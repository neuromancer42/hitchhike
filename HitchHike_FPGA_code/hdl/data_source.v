==> flow/design.v <==
`timescale 1ns/100ps
module data_source( clock, reset, trigger, input_data, output_data, sending, mac_data );
input clock, reset;
input trigger;
input[9:0] input_data;
input sending;
input[15:0] mac_data;
output reg output_data;
reg[143:0] state;
reg[15:0] counter;
reg[7:0] data1;
reg[7:0] data2;
reg[7:0] data3;
reg[7:0] data4;
reg[7:0] data5;
always @(posedge clock or negedge reset)
begin
    if (!reset)
    begin
        output_data <= 0;
        data1 <= #1 8'b10010010;
        data2 <= input_data[7:0];
        data3[1:0] <= input_data[9:8];
        data2 <= #1 8'b10101010;
        data3[1:0] <= #1 2'b10;
        data3[7:2] <= #1 6'b000000;
        data4 <= #1 8'b00000000; 
        state[143:0] <= {data1,data1,data1,data1,data1,data1,mac_data[15:8],mac_data[15:8],mac_data[15:8],mac_data[7:0],mac_data[7:0],mac_data[7:0],mac_data[15:8],mac_data[15:8],mac_data[15:8],mac_data[7:0],mac_data[7:0],mac_data[7:0]}; 
        counter <= 0;
    end
    else if (trigger)
    begin
        if (counter==16'd0)
        begin
            counter <= counter+1;
            if (sending)
            begin
                output_data <= 1'b1;
            end
            else
            begin
                output_data <= 1'b0;
            end
        end
        else
        begin
            counter <= counter + 1;
            if (counter==16'd49)
                counter <= 0;
        end
    end
    else
    begin
        output_data <= 0;
        data1 <= #1 8'b10010010;
        data3[1:0] <= #1 2'b10;
        data3[7:2] <= #1 6'b000000;
        data4 <= #1 8'b00000000; 
        state[143:0] <= {data1,data1,data1,data1,data1,data1,mac_data[15:8],mac_data[15:8],mac_data[15:8],mac_data[7:0],mac_data[7:0],mac_data[7:0],mac_data[15:8],mac_data[15:8],mac_data[15:8],mac_data[7:0],mac_data[7:0],mac_data[7:0]}; 
        counter <= 0;
    end
end
endmodule
Step by step through the tools: data_source
Tool output for the design above, in the order of the flow. Lines are those of the file above, counted from 1. Cell names lack the library's common part. Not given: --

Top: data_source. Clock input: clock. Cell library: sky130hd. Library corner: tt_025C_1v80.

Elaborated design
Yosys after proc, flatten, opt, wreduce and memory -nomap, before mapping. Memory bits, and registers merged into a memory's read port (data or address), are not among the register bits. Print and check cells are not counted. Equal cells are merged and count once.

The entry for equality and inequality tests reads 2. The entry for mux-type cells reads 6. The figure for reduce/logical cells is 1. The figure for add/subtract/negate cells is 1.

Operators with widths (count): two-way mux 16 bit (3); adder 16 x 1 -> 16 bit (second input constant) (1); == test 16 x 6 -> 1 bit (second input constant) (1); zero test 16 bit (1); two-way mux 1 bit (3); != test 2 x 1 -> 1 bit (second input constant) (1).

Under output and inout port bits stands 1. Elaborated cells: 12. Register bits after elaboration: 17.

Depth
Longest topological path by Yosys (ltp), each cell counted once; first at word level (registers and memories cut), then after technology mapping (sequential cells cut; the memories' decode and read muxes count).

Depth in word-level cells: 4. The entry for ABC_AREA reads 0. The entry for mapped depth reads 6. The figure for depth with buffers taken out is 5.

Netlist
Source: synth_stat.txt of the flow (Yosys; design flattened, memories mapped). It holds for the ABC_AREA given above (unset counts as 0); a run with the other value may have another netlist. The area totals of this step are shown rounded.

Cell types: dfrtp_1 (count 17, area in all 425.408 um2); xnor2_1 (count 11, area in all 96.342 um2); nor2_1 (count 17, area in all 63.811 um2); nor4_1 (count 8, area in all 50.048 um2); nand3_1 (count 9, area in all 45.043 um2); ha_1 (count 3, area in all 37.536 um2); xor2_1 (count 3, area in all 26.275 um2); inv_1 (count 5, area in all 18.768 um2); nand2_1 (count 5, area in all 18.768 um2); nand4_1 (count 3, area in all 18.768 um2); nor3_1 (count 3, area in all 15.014 um2); nor4b_2 (count 1, area in all 15.014 um2); buf_6 (count 1, area in all 11.261 um2); mux2i_1 (count 1, area in all 10.01 um2); o21ai_2 (count 1, area in all 8.758 um2); and3_1 (count 1, area in all 6.256 um2); nor2_2 (count 1, area in all 6.256 um2); clkbuf_2 (count 1, area in all 5.005 um2).

Under standard cells after synthesis stands 91. The entry for mapped area reads 880 um2. The figure for sequential area is 430 um2. Flip-flop cells: 17.

Timing after synthesis
Path of least setup slack by OpenSTA after synthesis, without wires, with an ideal clock, recovery checks aside; 20% of the period is set as input and as output delay. Where synthesis merged equal registers, the netlist keeps one of their names.

Kind: flip-flop to flip-flop. Start point: register counter[0]. End point: register counter[14]. Data required time: 1.611 ns. For time at the first pin the number is 0.000 ns. Path slack: 0.319 ns. Under delay of the path stands 1.411 ns. The entry for data arrival time reads 1.292 ns. The figure for period is 1.73 ns. The entry for buffers on the path reads 0. The entry for stages reads 6. For synthesis period reached the number is 1.411 ns.

"delay of the path" is the arrival time less input delay plus setup time. "stages": output pins that drive a net of the path, with the launching flip-flop's if there is one; two outputs of one cell count as two. "synthesis period reached" = period - worst setup slack (recovery checks aside). The figure is calculated, with input and output delays left at 20% of the set period. Between the ends stands the longest chain of elaborated cells between them, by number of cells; it is not shown to be the way that was timed. Of several equally long chains one is given. A line is the first line of the expression or statement that the cell stems from. Yosys adds cells for indexed reads and writes and turns some case tables into memories. At most two assigning lines are given for a register; there are more.

Cell sequence: dfrtp_1 > ha_1 > nand3_1 > nor4_1 > xnor2_1 > nor2_1. The entry for cells in the longest elaborated chain reads 4. Elaborated cells on any way between the ends: 6. Classes of those cells: add/sub (1); eq/ne (1); mux (3); reduce/logical (1).

RTL lines, path post-synthesis: from (decl) (RTL line 10) `reg[15:0] counter;`; from (assign) (RTL line 35) `counter <= counter+1;`; from (assign) (RTL line 47) `counter <= counter + 1;`; adder 16 x 1 -> 16 bit (RTL line 47); two-way mux 16 bit (RTL line 48) `if (counter==16'd49)`; two-way mux 16 bit (RTL line 33) `if (counter==16'd0)`; two-way mux 16 bit (RTL line 31) `else if (trigger)`; to (assign) (RTL line 35); to (assign) (RTL line 47); to (decl) (RTL line 10).

Path in the finished layout
From the final timing report of run 2: the path of least setup slack in the routed layout; clock arrival at registers is part of the times.

Kind: flip-flop to flip-flop. Start point: register counter[3]. End point: register counter[9]. For time at the first pin the number is 0.29 ns. Data required time: 1.27 ns. The entry for buffers on the path reads 3. Path slack: -0.43 ns. The figure for period is 1.08 ns. The entry for stages reads 8. The entry for data arrival time reads 1.71 ns.

Between the ends stands the longest chain of elaborated cells between them, by number of cells; it is not shown to be the way that was timed. Of several equally long chains one is given. At most two assigning lines are given for a register; there are more.

Cell sequence: dfrtp_1 > buf_6 > nand4_1 > buf_4 > buf_4 > nor3_4 > xnor2_1 > nor2_1. The entry for cells in the longest elaborated chain reads 4. Elaborated cells on any way between the ends: 6. Classes of those cells: add/sub (1); eq/ne (1); mux (3); reduce/logical (1).

RTL lines, path after layout: from (decl) (RTL line 10) `reg[15:0] counter;`; from (assign) (RTL line 35) `counter <= counter+1;`; from (assign) (RTL line 47) `counter <= counter + 1;`; adder 16 x 1 -> 16 bit (RTL line 47); two-way mux 16 bit (RTL line 48) `if (counter==16'd49)`; two-way mux 16 bit (RTL line 33) `if (counter==16'd0)`; two-way mux 16 bit (RTL line 31) `else if (trigger)`; to (assign) (RTL line 35); to (assign) (RTL line 47); to (decl) (RTL line 10).

Ticket comment

Below are 2 stored runs of the flow (Yosys, OpenROAD; platform sky130hd) on data_source, each with its settings and what was measured, unordered. Constraints: input delay and output delay 20% of the set period each, output load 0.01 pF. "reached clock period" is the run's clock period less its worst setup slack. It is reckoned from that one timing run; input and output delays stay at 20% of the period that was set. "worst path time" means the part of the period allowed to the worst setup path (the constraints hold back 20% at inputs and 20% at outputs) less its slack; where the path has registers, the arrival times of their clocks count too. "total power after layout" rests on the timing tool's default activity at the inputs, not on a simulated workload. Results are given in rounded form.

Run 1 has these settings: period_ns 1.06; CORE_UTILIZATION 62; SETUP_SLACK_MARGIN -0.06; PLACE_DENSITY_LB_ADDON 0.02; HOLD_SLACK_MARGIN -0.08; CELL_PAD_IN_SITES_GLOBAL_PLACEMENT 2; TNS_END_PERCENT 35; GPL_ROUTABILITY_DRIVEN 1; CTS_CLUSTER_SIZE 95; CTS_CLUSTER_DIAMETER 82; SLEW_MARGIN 15; MAX_ROUTING_LAYER met5; CAP_MARGIN 20; CORE_MARGIN 2. Outcome: unfinished; error FLW-0024 in placement.

Run 2 has these settings: period_ns 1.08; CORE_UTILIZATION 41; SETUP_SLACK_MARGIN 0.14; PLACE_DENSITY_LB_ADDON 0.29; CORE_MARGIN 4; TNS_END_PERCENT 15; CTS_CLUSTER_SIZE 71; CAP_MARGIN 0; SLEW_MARGIN 40; MAX_ROUTING_LAYER met5. The measured utilization after layout is 69%. The total power after layout comes to 0.0012 W. The chip area after synthesis (Yosys) reads 880 um2. The standard-cell area of the final layout stands at 1,400 um2. For the worst path time the run shows 1.51 ns. Critical path type: flip-flop to flip-flop. The setup slack of the worst path is -0.43 ns. The measured reached clock period is 1.513 ns. The overall die area is 2,900 um2. The sum of negative setup slack reads -5.9 ns.
