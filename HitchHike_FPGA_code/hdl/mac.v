==> flow/design.v <==
module mac( clock, reset, ord, cur_rand, ctg, cur_flag, cur_scheme, sending, head, datacmd, working);
parameter ITS_MAC_ADDR = 3'b000;
input clock, reset;
input[1:0] ord;
input[23:0] cur_rand;
input[1:0] ctg;
input[7:0] cur_flag;
input[47:0] cur_scheme;
output reg sending;
output reg head;
output reg datacmd;
output reg working;
reg[1:0] memo;
reg init, launch, blank, start, past;
reg counting, choosing, resuming, calculating;
reg awaitbeacon, awaitscheme, awaitheartbeat;
reg[7:0] flag;
reg[47:0] scheme;
reg[23:0] randint;
reg[2:0] rd;
reg[2:0] id;
reg[2:0] choice;
reg[3:0] i;
reg[3:0] j;
reg[3:0] cnt;
reg[9:0] counter;
reg[9:0] tick;
reg[9:0] frame_begin;
reg[9:0] data_len;
reg[9:0] cursor;
reg[15:0] data_size;
reg[15:0] data_sent;
reg[5:0] div_counter;
always @(posedge clock or negedge reset)
begin
    if (!reset) begin
        awaitbeacon <= 1'b1;
        awaitscheme <= 1'b0;
        awaitheartbeat <= 1'b0;
        div_counter <= 6'd0;
        init <= 1'b1;
        sending <= 1'b0;
        working <= 1'b0;
        memo <= 2'd0;
        data_size <= 16'd10;  
        data_sent <= 16'd0;
        id <= ITS_MAC_ADDR;
    end
    else if (div_counter == 6'd49) begin
        div_counter <= 6'd0;
        if (memo != ord) begin
            if (awaitbeacon == 1'b1 && ctg != 2'b01) begin
                memo <= ord;
            end
            else if (awaitscheme == 1'b1 && ctg != 2'b10) begin
                memo <= ord;
            end
            else if (awaitheartbeat == 1'b1 && ctg != 2'b11) begin
                memo <= ord;
            end
            else if (init) begin
                init <= 1'b0;
                launch <= 1'b1;
                blank <= 1'b0;
                start <= 1'b0;
                past <= 1'b0;
                counting <= 1'b1;   
                choosing <= 1'b0;
                calculating <= 1'b0;
                i <= 4'd0;
                j <= 4'd0;
                cnt <= 4'd0;
                flag <= cur_flag;
                scheme <= cur_scheme;
                randint <= cur_rand;
                sending <= 1'b0;
                working <= 1'b1;
            end
            else if (launch) begin
                if (ctg == 2'b01)
                begin
                    if (counting) begin
                        if (i == 4'd8) begin
                            i <= 4'd0;
                            counting <= 1'b0;
                            choosing <= 1'b1;
                        end
                        else begin
                            if (!flag[0]) begin
                                cnt <= cnt + 1;
                            end
                            i <= i + 1;
                            flag <= {flag[0], flag[7:1]};
                        end
                    end
                    else if (choosing) begin
                        if (!flag[0]) begin
                            if (cnt == 4'd1) begin
                                rd <= randint[2:0];
                                choosing <= 1'b0;
                                resuming <= 1'b1;
                                cnt <= 4'd0;
                            end
                            else begin
                                cnt <= cnt - 1;
                            end
                            randint <= {randint[2:0], randint[23:3]};
                        end
                        i <= i + 1;
                        flag <= {flag[0], flag[7:1]};
                    end
                    else if (resuming) begin
                        if (i == 4'd8) begin
                            i <= 4'd0;
                            resuming <= 1'b0;
                            calculating <= 1'b1;
                        end
                        else begin
                            i <= i + 1;
                            flag <= {flag[0], flag[7:1]};
                            randint <= {randint[2:0], randint[23:3]};
                        end
                    end
                    else if (calculating) begin
                        if (!flag[0]) begin
                            if (rd == 3'd0) begin
                                choice <= i;
                                calculating <= 1'b0;
                            end
                            else begin
                                rd <= rd - 1;
                            end
                        end
                        i <= i + 1;
                        flag <= {flag[0], flag[7:1]};
                    end
                    else begin
                        if (i == 4'd8) begin
                            i <= 4'd0;
                            launch <= 1'b0;
                            blank <= 1'b1;
                            counter <= 10'd0;
                            data_len <= 10'd0;
                            tick <= 10'd0;
                            if (choice == 3'd0) begin
                                frame_begin <= 10'd0;
                            end
                            else begin
                                frame_begin <= {3'b000, choice, 4'b0100};
                            end
                        end
                        else begin
                            i <= i + 1;
                            flag <= {flag[0], flag[7:1]};
                        end
                    end
                end
                else if (ctg == 2'b10) begin
                    if (counting) begin
                        if (i == choice) begin
                            data_len <= {1'b0, scheme[5:0], 3'b000};
                            counting <= 1'b0;
                            resuming <= 1'b1;
                        end
                        else begin
                            frame_begin <= frame_begin + {1'b0, scheme[5:0], 3'b000};
                        end
                        i <= i + 1;
                        scheme <= {scheme[5:0], scheme[47:6]};
                    end
                    else if (resuming) begin
                        if (i == 4'd8) begin
                            resuming <= 1'b0;
                            counter <= 10'd0;
                            launch <= 1'b0;
                            blank <= 1'b1;
                            i <= 4'd0;
                            tick <= 10'd0;
                            if (choice != 3'd0) begin
                                frame_begin <= frame_begin + {5'b00000, choice, 2'b00};
                            end
                        end
                        else begin
                            i <= i + 1;
                            scheme <= {scheme[5:0], scheme[47:6]};
                        end
                    end
                end
                else if (ctg == 2'b11)
                begin
                    counter <= 10'd0;
                    launch <= 1'b0;
                    blank <= 1'b1;
                    tick <= 10'd0;
                end
            end
            else if (blank) begin
                if (counter == frame_begin) begin
                    blank <= 1'b0;
                    start <= 1'b1;
                end
                else begin
                    counter <= counter + 1;
                end
            end
            else if (start) begin
                if (ctg == 2'b01) begin
                    datacmd <= 1'b0;
                    if (tick == 10'd20) begin
                        sending <= 1'b0;
                        start <= 1'b0;
                        past <= 1'b1;
                    end
                    else begin
                        sending <= 1'b1;
                        if (tick == 10'd0) begin
                            head <= 1'b0;
                        end
                        else if (tick[9:2] == 8'd0) begin
                            head <= id[2];
                            id <= {id[1:0], id[2]};
                        end
                        else begin
                            head <= data_size[15];
                            data_size <= {data_size[14:0], data_size[15]};
                        end
                        tick <= tick + 1;
                    end
                end
                else begin
                    if (tick == 10'd4) begin
                        if (cursor == data_len) begin
                            sending <= 1'b0;
                            start <= 1'b0;
                            past <= 1'b1;
                        end
                        else if (data_size == data_sent) begin
                            sending <= 1'b0;
                        end
                        else begin
                            sending <= 1'b1;
                            datacmd <= 1'b1;
                            data_sent <= data_sent + 1;
                        end
                    end
                    else begin
                        if (tick == 10'd1) begin
                            head <= 1'b1;
                        end
                        else begin
                            head <= id[2];
                            id <= {id[1:0], id[2]};
                        end
                        tick <= tick + 1;
                        sending <= 1'b1;
                        datacmd <= 1'b0;
                        cursor <= 10'd0;
                    end
                end
                counter <= counter + 1;
            end
            else if (past) begin
                if (ctg == 2'b01) begin
                    if (counter == 10'd160) begin
                        frame_begin <= 10'd0;
                        awaitbeacon <= 1'b0;
                        awaitscheme <= 1'b1;
                        past <= 1'b0;
                        working <= 1'b0;
                        memo <= ord;
                    end
                    else begin
                        counter <= counter + 1;
                    end
                end
                else begin
                    if (counter == 10'd576) begin
                        awaitscheme <= 1'b0;
                        awaitheartbeat <= 1'b1;
                        past <= 1'b0;
                        working <= 1'b0;
                        memo <= ord;
                    end
                    else begin
                        counter <= counter + 1;
                    end
                end
            end
        end
    end
    else begin
        div_counter <= div_counter + 1;
    end
end
endmodule
# From RTL to reports: mac
# What the tools print for mac, step after step.
# Line numbers count from 1 in the design file above.
# Operators carry their Yosys type and port widths (W data, S select, Z words).
# Library cell names are shortened.
# Not given: n/a
[inputs]
top_module = "mac"
clock = "clock"
lib = "sky130hd"
corner = "tt_025C_1v80"

# After elaboration
# Source: Yosys, flattened and elaborated, memories not mapped. Widths are those after wreduce. Registers that Yosys merges into a memory's read port (data or address) are not register bits. Print and check cells do not count. Equal cells are merged and count once.
[op_classes]
mux = 226
add_sub_neg = 10
logic = 18
reduce_and_logical = 68
n_eq = 82
[ops]
columns = ["operator", "n"]
rows = [
  ["$mux W10", 60],
  ["$mux W48", 7],
  ["$mux W24", 8],
  ["$mux W1", 99],
  ["$reduce_and A12 Y1", 6],
  ["$mux W4", 18],
  ["$mux W8", 8],
  ["$reduce_and A11 Y1", 5],
  ["$reduce_and A13 Y1", 4],
  ["$ne A3 B3 Y1 const B", 14],
  ["$mux W3", 13],
  ["$ne A2 B2 Y1 const B", 19],
  ["$reduce_and A18 Y1", 2],
  ["$reduce_and A8 Y1", 4],
  ["$reduce_and A15 Y1", 2],
  ["$reduce_bool A3 Y1", 10],
  ["$reduce_bool A2 Y1", 14],
  ["$ne A4 B4 Y1 const B", 7],
  ["$reduce_and A9 Y1", 3],
  ["$ne A3 B2 Y1 const B", 8],
  ["$reduce_and A22 Y1", 1],
  ["$mux W2", 11],
  ["$add A10 B1 Y10 const B", 2],
  ["$logic_not A10 Y1", 2],
  ["$ne A4 B1 Y1 const B", 5],
  ["$not A1 Y1", 18],
  ["$add A16 B1 Y16 const B", 1],
  ["$eq A16 B16 Y1", 1],
]
# Not listed: further kinds 38, cells in them 52.
[word_totals]
wordCells = 436
output_inout_bits = 4
ff_bits = 193
in_bits = 86

# Depth
# Depth = most cells in a row (Yosys ltp): at word level without a register or memory, in the mapped netlist without a sequential cell, where the memories' decode and read muxes count.
[depth]
word_depth = 11
ABC_AREA = 0
mapped_depth = 10
ltp_nobuf = 9

# After synthesis
# The flow's flattened synthesis, as Yosys stat reports it; memories are mapped. The netlist is that of the ABC_AREA named above (0 if unset); the other value can give another one.
# Totals and module areas in this step are rounded.
[synth_totals]
synth_area_um2 = 10000
mapped_cells = 853
seq_area_um2 = 5400
buffers = 42
flip_flops = 189
[by_type]
columns = ["type", "n", "area_total_um2"]
rows = [
  ["edfxtp_1", 140, 4.2E+03],
  ["dfrtp_1", 45, 1126.08],
  ["mux2_2", 93, 1.05E+03],
  ["xnor2_1", 47, 411.645],
  ["ha_1", 28, 350.336],
  ["nand2_1", 74, 277.766],
  ["o21ai_0", 55, 275.264],
  ["xor2_1", 31, 271.51],
  ["nor2_1", 51, 191.434],
  ["a21oi_1", 28, 140.134],
  ["clkbuf_1", 34, 127.622],
  ["nand3_1", 25, 125.12],
  ["inv_1", 29, 108.854],
  ["dfstp_2", 4, 105.101],
  ["mux2i_1", 10, 100.096],
  ["nand4_1", 14, 87.584],
  ["nor2b_1", 13, 81.328],
  ["nor3_1", 16, 80.077],
]
# Not listed: further types 40, cells in them 116.

# Path before layout
# OpenSTA on the mapped netlist: ideal clock, no wires. The path of least setup slack (recovery checks aside). Input and output delay are each 20% of the period. Register names are those of the netlist, which keeps one name where synthesis merged equal registers.
[synth_timing]
path_kind = "in2reg"
from = "input port ctg[0]"
to = "register scheme[0]"
tclk_ns = 5.17
delay_ns = 4.019
path_buffers = 2
driving_pins = 9
t_required_ns = 4.701
setup_ns = 0.469
launch_ns = 1.034
setup_slack_ns = 0.117
input_delay_ns = 1.034
t_arrival_ns = 4.584
period_less_setup_slack_ns = 5.053
# "delay_ns" is the arrival time less input delay plus setup time.
# "driving_pins": output pins that drive a net of the path, with the launching flip-flop's if there is one; two outputs of one cell count as two.
# "period_less_setup_slack_ns" is the clock period less the worst setup slack; recovery checks do not enter. This is arithmetic on one report: input and output delays are still those of the set period (20% each).
# The rows between start and end are the longest chain of elaborated cells between them; the timing report does not say that the signal goes this way. Where chains are equally long, one stands for them.
# Each line given opens the expression or statement behind the cell; cells for indexed reads and writes are added by Yosys, which also makes memories of some case tables.
# At most two assigning lines are given for a register; there are more.
# The path ends at the enable pin of a flip-flop; only ways to that pin are counted.
[synth_via]
path_cell_list = "inv_1 > ha_1 > clkbuf_1 > nand2b_1 > nand3b_1 > nor2b_1 > nand2_1 > clkbuf_1 > a21oi_1"
elab_chain_len = 4
cells_between = 14
classes_between = "6 x eq/ne; 3 x logic; 5 x reduce/logical"
[synth_rtl]
columns = ["element", "line", "text"]
rows = [
  ["from (decl)", 6, "input[1:0] ctg;"],
  ["$ne A2 B1 Y1", 52, "if (awaitbeacon == 1'b1 && ctg != 2'b01) begin"],
  ["$logic_and A1 B1 Y1", 52, ""],
  ["$not A1 Y1", "n/a", ""],
  ["$reduce_and A11 Y1", "n/a", ""],
  ["to (assign)", 74, "scheme <= cur_scheme;"],
  ["to (assign)", 169, "scheme <= {scheme[5:0], scheme[47:6]};"],
  ["to (decl)", 18, "reg[47:0] scheme;"],
]

# Worst path after layout
# From the final timing report of record 1: the path of least setup slack in the routed layout; clock arrival at registers is part of the times.
[layout_timing]
path_kind = "in2reg"
from = "input port ctg[1]"
to = "register randint[6]"
setup_slack_ns = 0.52
driving_pins = 9
launch_ns = 0.79
t_arrival_ns = 3.57
path_buffers = 4
setup_ns = 0.29
input_delay_ns = 0.79
t_required_ns = 4.09
tclk_ns = 3.93
# The rows between start and end are the longest chain of elaborated cells between them; the timing report does not say that the signal goes this way. Where chains are equally long, one stands for them.
# At most two assigning lines are given for a register; there are more.
# The path ends at the enable pin of a flip-flop; only ways to that pin are counted.
[layout_via]
path_cell_list = "clkdlybuf4s50_1 > inv_1 > ha_1 > clkbuf_1 > buf_1 > a21oi_1 > or2_2 > a21oi_4 > buf_16"
elab_chain_len = 4
cells_between = 12
classes_between = "4 x eq/ne; 3 x logic; 5 x reduce/logical"
[layout_rtl]
columns = ["element", "line", "text"]
rows = [
  ["from (decl)", 6, "input[1:0] ctg;"],
  ["$ne A2 B1 Y1", 52, "if (awaitbeacon == 1'b1 && ctg != 2'b01) begin"],
  ["$logic_and A1 B1 Y1", 52, ""],
  ["$not A1 Y1", "n/a", ""],
  ["$reduce_and A12 Y1", "n/a", ""],
  ["to (assign)", 75, "randint <= cur_rand;"],
  ["to (assign)", 107, "randint <= {randint[2:0], randint[23:3]};"],
  ["to (decl)", 19, "reg[23:0] randint;"],
]

# Measured results for mac: 2 stored runs of the Yosys and OpenROAD flow on sky130hd. The settings differ; the order carries no meaning. The constraints put input and output delay at 20% of the set period each and load the outputs with 0.01 pF.
# "period_less_ws_ns" is the run's clock period less its worst setup slack. It is reckoned from that one timing run; input and output delays stay at 20% of the period that was set.
# "worstPathTime_ns" = time allowed to the worst setup path (clock period - input delay - output delay, where it has them) - its slack; a late launch clock adds to it, a late capture clock takes from it.
# Values from the reports are rounded here.

[[run]]
name = "record 1"
[run.settings]
period_ns = 3.93
CORE_UTILIZATION = 35
SETUP_SLACK_MARGIN = 0.36
PLACE_DENSITY_LB_ADDON = 0.15
CORE_ASPECT_RATIO = 0.64
CORE_MARGIN = 7
TNS_END_PERCENT = 20
ABC_AREA = 0
GPL_TIMING_DRIVEN = 0
GPL_ROUTABILITY_DRIVEN = 1
CTS_CLUSTER_SIZE = 50
CAP_MARGIN = 20
SLEW_MARGIN = 20
[run.results]
period_less_ws_ns = 3.411
synthArea_um2 = 10000
post_route_util_pct = 43
total_die_area_um2 = 34000
worstPathTime_ns = 2.63
worst_setup_path_type = "in2reg"
fin_ws_ns = 0.52
fin_tns_ns = 0.000

[[run]]
name = "record 2"
[run.settings]
period_ns = 8.74
CORE_UTILIZATION = 24
PLACE_DENSITY_LB_ADDON = 0.23
CORE_ASPECT_RATIO = 1.03
CORE_MARGIN = 6
GPL_TIMING_DRIVEN = 1
CTS_CLUSTER_DIAMETER = 127
MIN_ROUTING_LAYER = "met2"
CAP_MARGIN = 20
SLEW_MARGIN = 20
[run.results]
period_less_ws_ns = 5.069
synthArea_um2 = 10000
post_route_util_pct = 30
total_die_area_um2 = 47000
worstPathTime_ns = 3.32
worst_setup_path_type = "in2reg"
fin_ws_ns = 3.7
fin_tns_ns = 0.000
